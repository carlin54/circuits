==> flow/design.v <==
package typedefs;
typedef enum logic[2:0]{
	HLT = 3'b000,
	SKZ = 3'b001,
	ADD = 3'b010,
	AND = 3'b011,
	XOR = 3'b100,
	LDA = 3'b101,
	STO = 3'b110,
	JMP = 3'b111} opcode_t;
typedef enum logic[2:0]{
	INST_ADDR 	= 3'b000,
	INST_FETCH 	= 3'b001,
	INST_LOAD   = 3'b010,
	IDLE   		= 3'b011,
	OP_ADDR     = 3'b100,
	OP_FETCH  	= 3'b101,
	ALU_OP 		= 3'b110,
	STORE  		= 3'b111} state_t;
endpackage : typedefs
module fifo #(
	parameter DATA_WIDTH = 8,
	parameter ADDRESS_WIDTH = 8
)(
	input [DATA_WIDTH-1:0] wdata,
	input rst,
	input wr,
	input rd,
	input clk,
	output wire empty,
	output wire full,
	output reg [DATA_WIDTH-1:0] rdata
);
	localparam STACK_SIZE=2**ADDRESS_WIDTH;
	reg [DATA_WIDTH-1:0] stack [0:STACK_SIZE-1];
	reg [ADDRESS_WIDTH-1:0] write_ptr;
	reg [ADDRESS_WIDTH-1:0] read_ptr;
	reg wrote;
	initial begin
		read_ptr <= {ADDRESS_WIDTH{1'b0}};
		write_ptr <= {ADDRESS_WIDTH{1'b0}};
		rdata <= {ADDRESS_WIDTH{1'b0}};
		wrote <= 1'b0;
	end
	assign empty = (read_ptr == write_ptr) && !wrote;
	assign full = (read_ptr == write_ptr) && wrote;
	always @(posedge clk or posedge rst) begin
		if (rst) begin
			read_ptr = {ADDRESS_WIDTH{1'b0}};
			write_ptr = {ADDRESS_WIDTH{1'b0}};
			rdata <= {ADDRESS_WIDTH{1'b0}};
			wrote <= 1'b0;
		end else begin
			if (rd && !empty) begin
				rdata <= stack[read_ptr];
				read_ptr <= read_ptr + 1;
				wrote <= 1'b0;
			end
			if (wr && !full) begin
				stack[write_ptr] <= wdata;
				write_ptr <= write_ptr + 1;
				wrote <= 1'b1;
			end
		end
	end
endmodule
Tool chain data of fifo
What the tools print for fifo, step after step.
Line numbers count from 1 in the design file above.
Operators: Yosys type, input widths -> output width; for muxes data width and select width s.
{ "design": {"top": "fifo", "clk_port": "clk", "cell_library": "sky130hd", "pvt_corner": "tt_025C_1v80"} }

Word-level counts
Counts by Yosys on the flattened word-level netlist (proc, flatten, opt, wreduce). Print and check cells are left out. Cells with the same type and inputs are merged into one.
{ "bits": {"reg_bits": 2073, "inputBits": 12} }
{ "classes": {"addsub": 2, "eq_ne": 511, "mux": 3, "logic": 1, "reduce_and_logical": 266} }
{ "ops": {"columns": ["cell", "n"], "rows": [
  ["$eq 8x8->1 const B", 256],
  ["$pmux 8 s256", 1],
  ["$eq 8x7->1 const B", 128],
  ["$reduce_and 3->1", 256],
  ["$eq 8x6->1 const B", 64],
  ["$eq 8x5->1 const B", 32],
  ["$eq 8x4->1 const B", 16],
  ["$eq 8x3->1 const B", 8],
  ["$eq 8x2->1 const B", 4],
  ["$add 8x1->8 const B", 2],
  ["$eq 8x1->1 const B", 2],
  ["$logic_not 8->1", 2],
  ["$eq 8x8->1", 1],
  ["$logic_and 1x1->1", 4],
  ["$logic_not 1->1", 3],
  ["$reduce_bool 2->1", 1],
  ["$mux 1", 2],
  ["$not 1->1", 1]
]} }

Depth
Depth = most cells in a row (Yosys ltp): at word level without a register or memory, in the mapped netlist without a sequential cell, where the memories' decode and read muxes count.
{ "logic_depth": {"ltp_word": 6, "abc_area": 0, "depth_mapped": 16, "depth_no_buf": 10} }

Synthesis result
The flow's flattened synthesis, as Yosys stat reports it; memories are mapped. The netlist is that of the ABC_AREA named above (0 if unset); the other value can give another one.
Totals and module areas in this step are rounded.
{ "types": {"columns": ["cell", "n"], "rows": [
  ["sky130_fd_sc_hd__edfxtp_1", 2048],
  ["sky130_fd_sc_hd__a22oi_1", 433],
  ["sky130_fd_sc_hd__nand3_1", 421],
  ["sky130_fd_sc_hd__nor2_1", 394],
  ["sky130_fd_sc_hd__a32oi_1", 147],
  ["sky130_fd_sc_hd__nand4_1", 190],
  ["sky130_fd_sc_hd__o22ai_1", 159],
  ["sky130_fd_sc_hd__buf_2", 143],
  ["sky130_fd_sc_hd__clkbuf_1", 183],
  ["sky130_fd_sc_hd__dfrtp_1", 25],
  ["sky130_fd_sc_hd__a22o_1", 60],
  ["sky130_fd_sc_hd__nor4_1", 82],
  ["sky130_fd_sc_hd__a21oi_1", 95],
  ["sky130_fd_sc_hd__a222oi_1", 45],
  ["sky130_fd_sc_hd__nand2_1", 100],
  ["sky130_fd_sc_hd__a221oi_1", 41],
  ["sky130_fd_sc_hd__buf_1", 80],
  ["sky130_fd_sc_hd__and3_1", 47]
]} }
Not listed: further types 58, cells in them 414.
{ "synth_totals": {"stdcells": 5107, "area_mm2": 0.0804, "flip_flops": 2073} }

Path before layout
Path of least setup slack by OpenSTA after synthesis, without wires, with an ideal clock, recovery checks aside; 20% of the period is set as input and as output delay. Where synthesis merged equal registers, the netlist keeps one of their names.
{ "synth_timing": {"path_kind": "register -> register", "startpoint": "register read_ptr[6]", "endpoint": "register stack[191][0]", "tclk_ns": 4.4, "setup_ns": 0.370, "t_arrival_ns": 2.669, "required_time_ns": 4.030, "setup_slack_ns": 1.360, "delay_ns": 3.039, "stages": 14, "n_path_buf": 6, "synth_period_reached_ns": 3.04} }
"delay_ns" is the arrival time less input delay plus setup time.
"stages" counts driving pins, that of a launching flip-flop among them; a cell with two outputs on the path counts twice.
"synth_period_reached_ns" is the clock period less the worst setup slack; recovery checks do not enter. This is arithmetic on one report: input and output delays are still those of the set period (20% each).
Between the ends stands the longest chain of elaborated cells between them, by number of cells; it is not shown to be the way that was timed. Of several equally long chains one is given.
A line is the first line of the expression or statement that the cell stems from. Yosys adds cells for indexed reads and writes and turns some case tables into memories.
{ "synth_via": {"path_cell_list": "sky130_fd_sc_hd__dfrtp_1 sky130_fd_sc_hd__buf_4 sky130_fd_sc_hd__buf_6 sky130_fd_sc_hd__buf_6 sky130_fd_sc_hd__buf_6 sky130_fd_sc_hd__xnor2_1 sky130_fd_sc_hd__nand4_1 sky130_fd_sc_hd__or3_1 sky130_fd_sc_hd__and2_1 sky130_fd_sc_hd__clkbuf_1 sky130_fd_sc_hd__and3_1 sky130_fd_sc_hd__nand3_1 sky130_fd_sc_hd__clkbuf_1 sky130_fd_sc_hd__nor2_1", "elab_chain_cells": 5} }
{ "synth_lines": {"columns": ["element", "line", "text"], "rows": [
  ["start: declaration", 37, "reg [ADDRESS_WIDTH-1:0] read_ptr;"],
  ["start: assignment", 49, "read_ptr = {ADDRESS_WIDTH{1'b0}};"],
  ["start: assignment", 56, "read_ptr <= read_ptr + 1;"],
  ["$eq 8x8->1", 46, "assign full = (read_ptr == write_ptr) && wrote;"],
  ["$logic_and 1x1->1", 46, null],
  ["$logic_not 1->1", 59, "if (wr && !full) begin"],
  ["$logic_and 1x1->1", 59, null],
  ["$reduce_and 3->1", null, null],
  ["end: assignment", 60, "stack[write_ptr] <= wdata;"],
  ["end: declaration", 35, "reg [DATA_WIDTH-1:0] stack [0:STACK_SIZE-1];"]
]} }

Path in the finished layout
Path of least setup slack in the final report of flow run A (OpenROAD, finished layout, wires in). Where an end is a register, its clock arrival counts in the times.
{ "layout_timing": {"path_kind": "register -> register", "startpoint": "register read_ptr[1]", "endpoint": "register rdata[0]", "tclk_ns": 3.61, "setup_ns": 0.11, "t_arrival_ns": 4.85, "required_time_ns": 4.39, "setup_slack_ns": -0.46, "stages": 17, "n_path_buf": 7} }
Between the ends stands the longest chain of elaborated cells between them, by number of cells; it is not shown to be the way that was timed. Of several equally long chains one is given.
{ "layout_via": {"path_cell_list": "sky130_fd_sc_hd__dfrtp_1 sky130_fd_sc_hd__buf_6 sky130_fd_sc_hd__ha_4 sky130_fd_sc_hd__buf_6 sky130_fd_sc_hd__and3b_4 sky130_fd_sc_hd__buf_12 sky130_fd_sc_hd__buf_4 sky130_fd_sc_hd__buf_4 sky130_fd_sc_hd__a22oi_1 sky130_fd_sc_hd__a21oi_1 sky130_fd_sc_hd__nor2_2 sky130_fd_sc_hd__buf_4 sky130_fd_sc_hd__nand4_1 sky130_fd_sc_hd__nor4_4 sky130_fd_sc_hd__buf_6 sky130_fd_sc_hd__o211ai_1 sky130_fd_sc_hd__o221a_2", "elab_chain_cells": 4} }
{ "layout_lines": {"columns": ["element", "line", "text"], "rows": [
  ["start: declaration", 37, "reg [ADDRESS_WIDTH-1:0] read_ptr;"],
  ["start: assignment", 49, "read_ptr = {ADDRESS_WIDTH{1'b0}};"],
  ["start: assignment", 56, "read_ptr <= read_ptr + 1;"],
  ["$eq 8x8->1", 45, "assign empty = (read_ptr == write_ptr) && !wrote;"],
  ["$logic_and 1x1->1", 45, null],
  ["$logic_not 1->1", 54, "if (rd && !empty) begin"],
  ["$logic_and 1x1->1", 54, null],
  ["end: assignment", 51, "rdata <= {ADDRESS_WIDTH{1'b0}};"],
  ["end: assignment", 55, "rdata <= stack[read_ptr];"],
  ["end: declaration", 32, "output reg [DATA_WIDTH-1:0] rdata"]
]} }

Add stored flow runs of fifo

Stored flow runs of fifo (2 of them; Yosys, OpenROAD, sky130hd). They differ in their settings and are not a sequence. Constraints: input delay and output delay 20% of the set period each, output load 0.01 pF.
"period_less_ws_ns": clock period set for the run, less the worst setup slack. It is reckoned from that one timing run; input and output delays stay at 20% of the period that was set.
"worst_path_allowed_less_slack_ns" is the time allowed to the run's worst setup path (the clock period less input and output delay, where it has them) less its slack. Clock arrival times count: a late capture clock shortens it, a late launch clock lengthens it.
"total_power_uw": no workload was simulated; the value follows from the tool's default switching activity.
The results are shown rounded.
[
  {
    "run": "flow run A",
    "settings": { "period_ns": 3.61, "CAP_MARGIN": 20, "CORE_MARGIN": 2, "CORE_UTILIZATION": 40, "SLEW_MARGIN": 20 },
    "results": { "total_power_uw": 79400, "ws_setup_ns": -0.458, "worst_path_allowed_less_slack_ns": 4.07, "worst_path_kind": "register -> register", "design.die.area_mm2": 0.204, "ys_area_mm2": 0.0804, "finalUtil_pct": 56.5, "fin_tns_ns": -3.85, "layout_stdcell_area_mm2": 0.113, "period_less_ws_ns": 4.068 }
  },
  {
    "run": "flow run B",
    "settings": { "period_ns": 3.02, "CORE_UTILIZATION": 61, "PLACE_DENSITY_LB_ADDON": 0.12, "TNS_END_PERCENT": 60, "ABC_AREA": 1, "GPL_TIMING_DRIVEN": 1, "GPL_ROUTABILITY_DRIVEN": 0, "CTS_CLUSTER_SIZE": 26, "CTS_CLUSTER_DIAMETER": 128, "MIN_ROUTING_LAYER": "met1", "MAX_ROUTING_LAYER": "met4", "CAP_MARGIN": 20, "CORE_MARGIN": 2, "SLEW_MARGIN": 20 },
    "results": { "layout_stdcell_area_mm2": 0.0941, "period_less_ws_ns": 3.064, "ws_setup_ns": -0.044, "ys_area_mm2": 0.0839, "total_power_uw": 58800, "fin_tns_ns": -0.110, "design.die.area_mm2": 0.14, "worst_path_allowed_less_slack_ns": 3.06, "worst_path_kind": "register -> register", "finalUtil_pct": 68.7 }
  }
]
