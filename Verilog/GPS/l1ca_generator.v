==> flow/design.v <==
package typedefs;
typedef enum logic[2:0]{
	HLT = 3'b000,
	SKZ = 3'b001,
	ADD = 3'b010,
	AND = 3'b011,
	XOR = 3'b100,
	LDA = 3'b101,
	STO = 3'b110,
	JMP = 3'b111} opcode_t;
typedef enum logic[2:0]{
	INST_ADDR 	= 3'b000,
	INST_FETCH 	= 3'b001,
	INST_LOAD   = 3'b010,
	IDLE   		= 3'b011,
	OP_ADDR     = 3'b100,
	OP_FETCH  	= 3'b101,
	ALU_OP 		= 3'b110,
	STORE  		= 3'b111} state_t;
endpackage : typedefs
module l1ca_generator(
	input clk,
	input set,
	input rst,
	input [0:9] in_taps,
	output reg out
);
	reg [0:9] g1;
	reg [0:9] g2;
	reg [0:9] taps;
	reg g1_output;
	reg g2_output;
	wire g1_feedback = g1[2] ^ g1[9];
    wire g2_feedback = g2[1] ^ g2[2] ^ g2[5] ^ g2[7] ^ g2[8] ^ g2[9];
	integer counter = 0;
	always @(posedge clk) begin
		if (set) begin
			g1 = 10'b1111111111;
			g2 = 10'b1111111111;
			taps = in_taps;
			g1_output = g1[9];
			g2_output = 1'b0;
			out = g1_output ^ g2_output;
			counter = 0;
		end else if (rst || counter >= 1023) begin
			g1 = 10'b1111111111;
			g2 = 10'b1111111111;
			g1_output = g1[9];
			g2_output = 1'b0;
			out = g1_output ^ g2_output;
			counter = 0;
		end else begin
			g1_output = g1[9];
			g2_output = 1'b0;
			for (integer i = 0; i < 10; i++) begin
				if (taps[i]) begin
					g2_output = g2_output ^ g2[i];
				end
			end
			out = g1_output ^ g2_output;
			g1 = {g1_feedback, g1[0:8]};
			g2 = {g2_feedback, g2[0:8]};
			counter += 1;
		end
	end
endmodule
=== Reports on l1ca_generator ===
The steps from the RTL of l1ca_generator to its reports follow in flow order.
Lines are those of the file above, counted from 1.
Library cell names are shortened.
Not given: -

* Top: l1ca_generator
* Clock input: clk
* Standard-cell library: sky130hd
* Corner: tt_025C_1v80

=== After elaboration ===
Source: Yosys, flattened and elaborated, memories not mapped. Widths are those after wreduce. Registers that Yosys merges into a memory's read port (data or address) are not register bits. Print and check cells do not count. Equal cells are merged and count once.

* Output and inout bits: 1
* Input port bits: 13
* Flip-flop bits (word level): 63

* Add/sub/neg operators: 1
* Reductions and logical operators: 2
* Order comparisons: 1
* Mux-type cells: 30
* Bitwise operators: 16

{| class="wikitable"
|+ Operators with widths
! kind !! number
|-
| 32-bit by 11-bit greater-or-equal comparator with 1-bit output (second input constant) || 1
|-
| 32-bit by 2-bit adder with 32-bit output (second input constant) || 1
|-
| 1-bit 2-to-1 mux || 30
|-
| 1-bit XOR || 16
|-
| 2-bit OR reduction || 1
|-
| 1-bit logical OR || 1
|}

=== Logic depth ===
Longest topological path by Yosys (ltp), each cell counted once; first at word level (registers and memories cut), then after technology mapping (sequential cells cut; the memories' decode and read muxes count).

* Depth after elaboration: 41
* ABC_AREA: 0
* Gate-level depth with buffers: 7

=== Netlist ===
Yosys stat after the flow's synthesis: flattened, memories mapped to cells. It holds for the ABC_AREA given above (unset counts as 0); a run with the other value may have another netlist.
Totals and module areas in this step are rounded.

* Sequential area: 1,361 µm²
* Synthesis area: 2,600 µm²
* Standard cells after synthesis: 260
* Buffers: 7
* Flip-flop cells: 63

{| class="wikitable"
|+ Cell types
! cell type !! number
|-
| dfxtp_1 || 53
|-
| edfxtp_1 || 10
|-
| xnor2_1 || 31
|-
| nor2_1 || 37
|-
| or2_2 || 19
|-
| xor2_1 || 10
|-
| nand2_1 || 22
|-
| nor4_2 || 5
|-
| nand3_1 || 12
|-
| nor4_1 || 8
|-
| nor3_1 || 8
|-
| and3_1 || 6
|-
| nand4_1 || 5
|-
| and4_1 || 3
|-
| inv_1 || 6
|-
| xnor3_1 || 1
|-
| nand4_4 || 1
|-
| nor4_4 || 1
|}

Other cell types: 15; their cells: 22.

=== Worst setup path after synthesis ===
OpenSTA on the mapped netlist: ideal clock, no wires. The path of least setup slack (recovery checks aside). Input and output delay are each 20% of the period. Register names are those of the netlist, which keeps one name where synthesis merged equal registers.

* Path kind: register to register
* From: register counter[7]
* To: register counter[28]
* Data arrival time: 1.625 ns
* Period: 3.03 ns
* Path slack: 1.289 ns
* Delay of the path: 1.741 ns
* Stages: 7
* Path buffers: 1
* Required time: 2.914 ns
* Synthesis period reached: 1.741 ns

"delay of the path" is the arrival time less input delay plus setup time.
"stages": output pins that drive a net of the path, with the launching flip-flop's if there is one; two outputs of one cell count as two.
"synthesis period reached" is the clock period less the worst setup slack; recovery checks do not enter. This is arithmetic on one report: input and output delays are still those of the set period (20% each).
The rows between start and end are the longest chain of elaborated cells between them; the timing report does not say that the signal goes this way. Where chains are equally long, one stands for them.
A line is the first line of the expression or statement that the cell stems from. Yosys adds cells for indexed reads and writes and turns some case tables into memories.

* Cell sequence: dfxtp_1 > nand4_4 > or4_4 > buf_6 > nor4_4 > xnor2_1 > nor2_2
* Length of the longest elaborated chain: 3

{| class="wikitable"
|+ RTL lines, path after synthesis
! what !! line !! source
|-
| start: declaration || 35 || <nowiki>integer counter = 0;</nowiki>
|-
| start: assignment || 44 || <nowiki>counter = 0;</nowiki>
|-
| start: assignment || 51 || <nowiki>counter = 0;</nowiki>
|-
| 32-bit by 11-bit greater-or-equal comparator with 1-bit output || 45 || <nowiki>end else if (rst || counter >= 1023) begin</nowiki>
|-
| 1-bit logical OR || 45 ||
|-
| 2-bit OR reduction || - ||
|-
| end: assignment || 44 ||
|-
| end: assignment || 51 ||
|-
| end: declaration || 35 ||
|}

=== Worst path after layout ===
From the final timing report of run 1: the path of least setup slack in the routed layout; clock arrival at registers is part of the times.

* Path kind: register to register
* From: register counter[17]
* To: register g2[8]
* Path buffers: 3
* Path slack: 0.10 ns
* Required time: 2.10 ns
* Data arrival time: 2.00 ns
* Period: 1.87 ns
* Stages: 9

The rows between start and end are the longest chain of elaborated cells between them; the timing report does not say that the signal goes this way. Where chains are equally long, one stands for them.
At most two assigning lines are given for a register; there are more.

* Cell sequence: dfxtp_2 > nor4_2 > buf_4 > nand4_1 > nor3_2 > buf_4 > o21ai_4 > buf_12 > or2_2
* Length of the longest elaborated chain: 3

{| class="wikitable"
|+ RTL lines, path post-layout
! what !! line !! source
|-
| start: declaration || 35 || <nowiki>integer counter = 0;</nowiki>
|-
| start: assignment || 44 || <nowiki>counter = 0;</nowiki>
|-
| start: assignment || 51 || <nowiki>counter = 0;</nowiki>
|-
| 32-bit by 11-bit greater-or-equal comparator with 1-bit output || 45 || <nowiki>end else if (rst || counter >= 1023) begin</nowiki>
|-
| 1-bit logical OR || 45 ||
|-
| 2-bit OR reduction || - ||
|-
| end: assignment || 47 || <nowiki>g2 = 10'b1111111111;</nowiki>
|-
| end: assignment || 62 || <nowiki>g2 = {g2_feedback, g2[0:8]};</nowiki>
|-
| end: declaration || 29 || <nowiki>reg [0:9] g2;</nowiki>
|}

2 stored runs of l1ca_generator in the flow (synthesis by Yosys, layout by OpenROAD, sky130hd cells), in arbitrary order. Constraints: input delay and output delay 20% of the set period each, output load 0.01 pF.
"clock period reached" means the clock period less the worst setup slack. The figure is calculated, with input and output delays left at 20% of the set period.
"total power of the final layout": no workload was simulated; the value follows from the tool's default switching activity.
The measured numbers are rounded.

=== Run 1 ===
{| class="wikitable"
! Setting !! Value
|-
| period_ns || 1.87
|-
| CORE_UTILIZATION || 25
|-
| SETUP_SLACK_MARGIN || 0.17
|-
| PLACE_DENSITY || 0.35
|-
| TNS_END_PERCENT || 65
|-
| GPL_TIMING_DRIVEN || 1
|-
| CTS_CLUSTER_SIZE || 94
|-
| SLEW_MARGIN || 40
|-
| MAX_ROUTING_LAYER || met5
|-
| CAP_MARGIN || 20
|-
| CORE_MARGIN || 2
|-
! Result !! Value
|-
| Chip area after synthesis (Yosys) || 2,600 µm²
|-
| Total die area || 11,230 µm²
|-
| Standard-cell area after routing || 3,521 µm²
|-
| Worst setup slack after layout || 0.105 ns
|-
| Setup TNS || 0.000 ns
|-
| Total power of the final layout || 2,878 uW
|-
| Clock period reached || 1.765 ns
|}

=== Run 2 ===
{| class="wikitable"
! Setting !! Value
|-
| period_ns || 1.26
|-
| CORE_UTILIZATION || 28
|-
| CORE_MARGIN || 4
|-
| GPL_ROUTABILITY_DRIVEN || 0
|-
| CAP_MARGIN || 10
|-
| SLEW_MARGIN || 15
|-
! Result !! Value
|-
| Chip area after synthesis (Yosys) || 2,600 µm²
|-
| Total die area || 10,890 µm²
|-
| Standard-cell area after routing || 4,069 µm²
|-
| Worst setup slack after layout || -0.444 ns
|-
| Setup TNS || -20.72 ns
|-
| Total power of the final layout || 3,986 uW
|-
| Clock period reached || 1.704 ns
|}
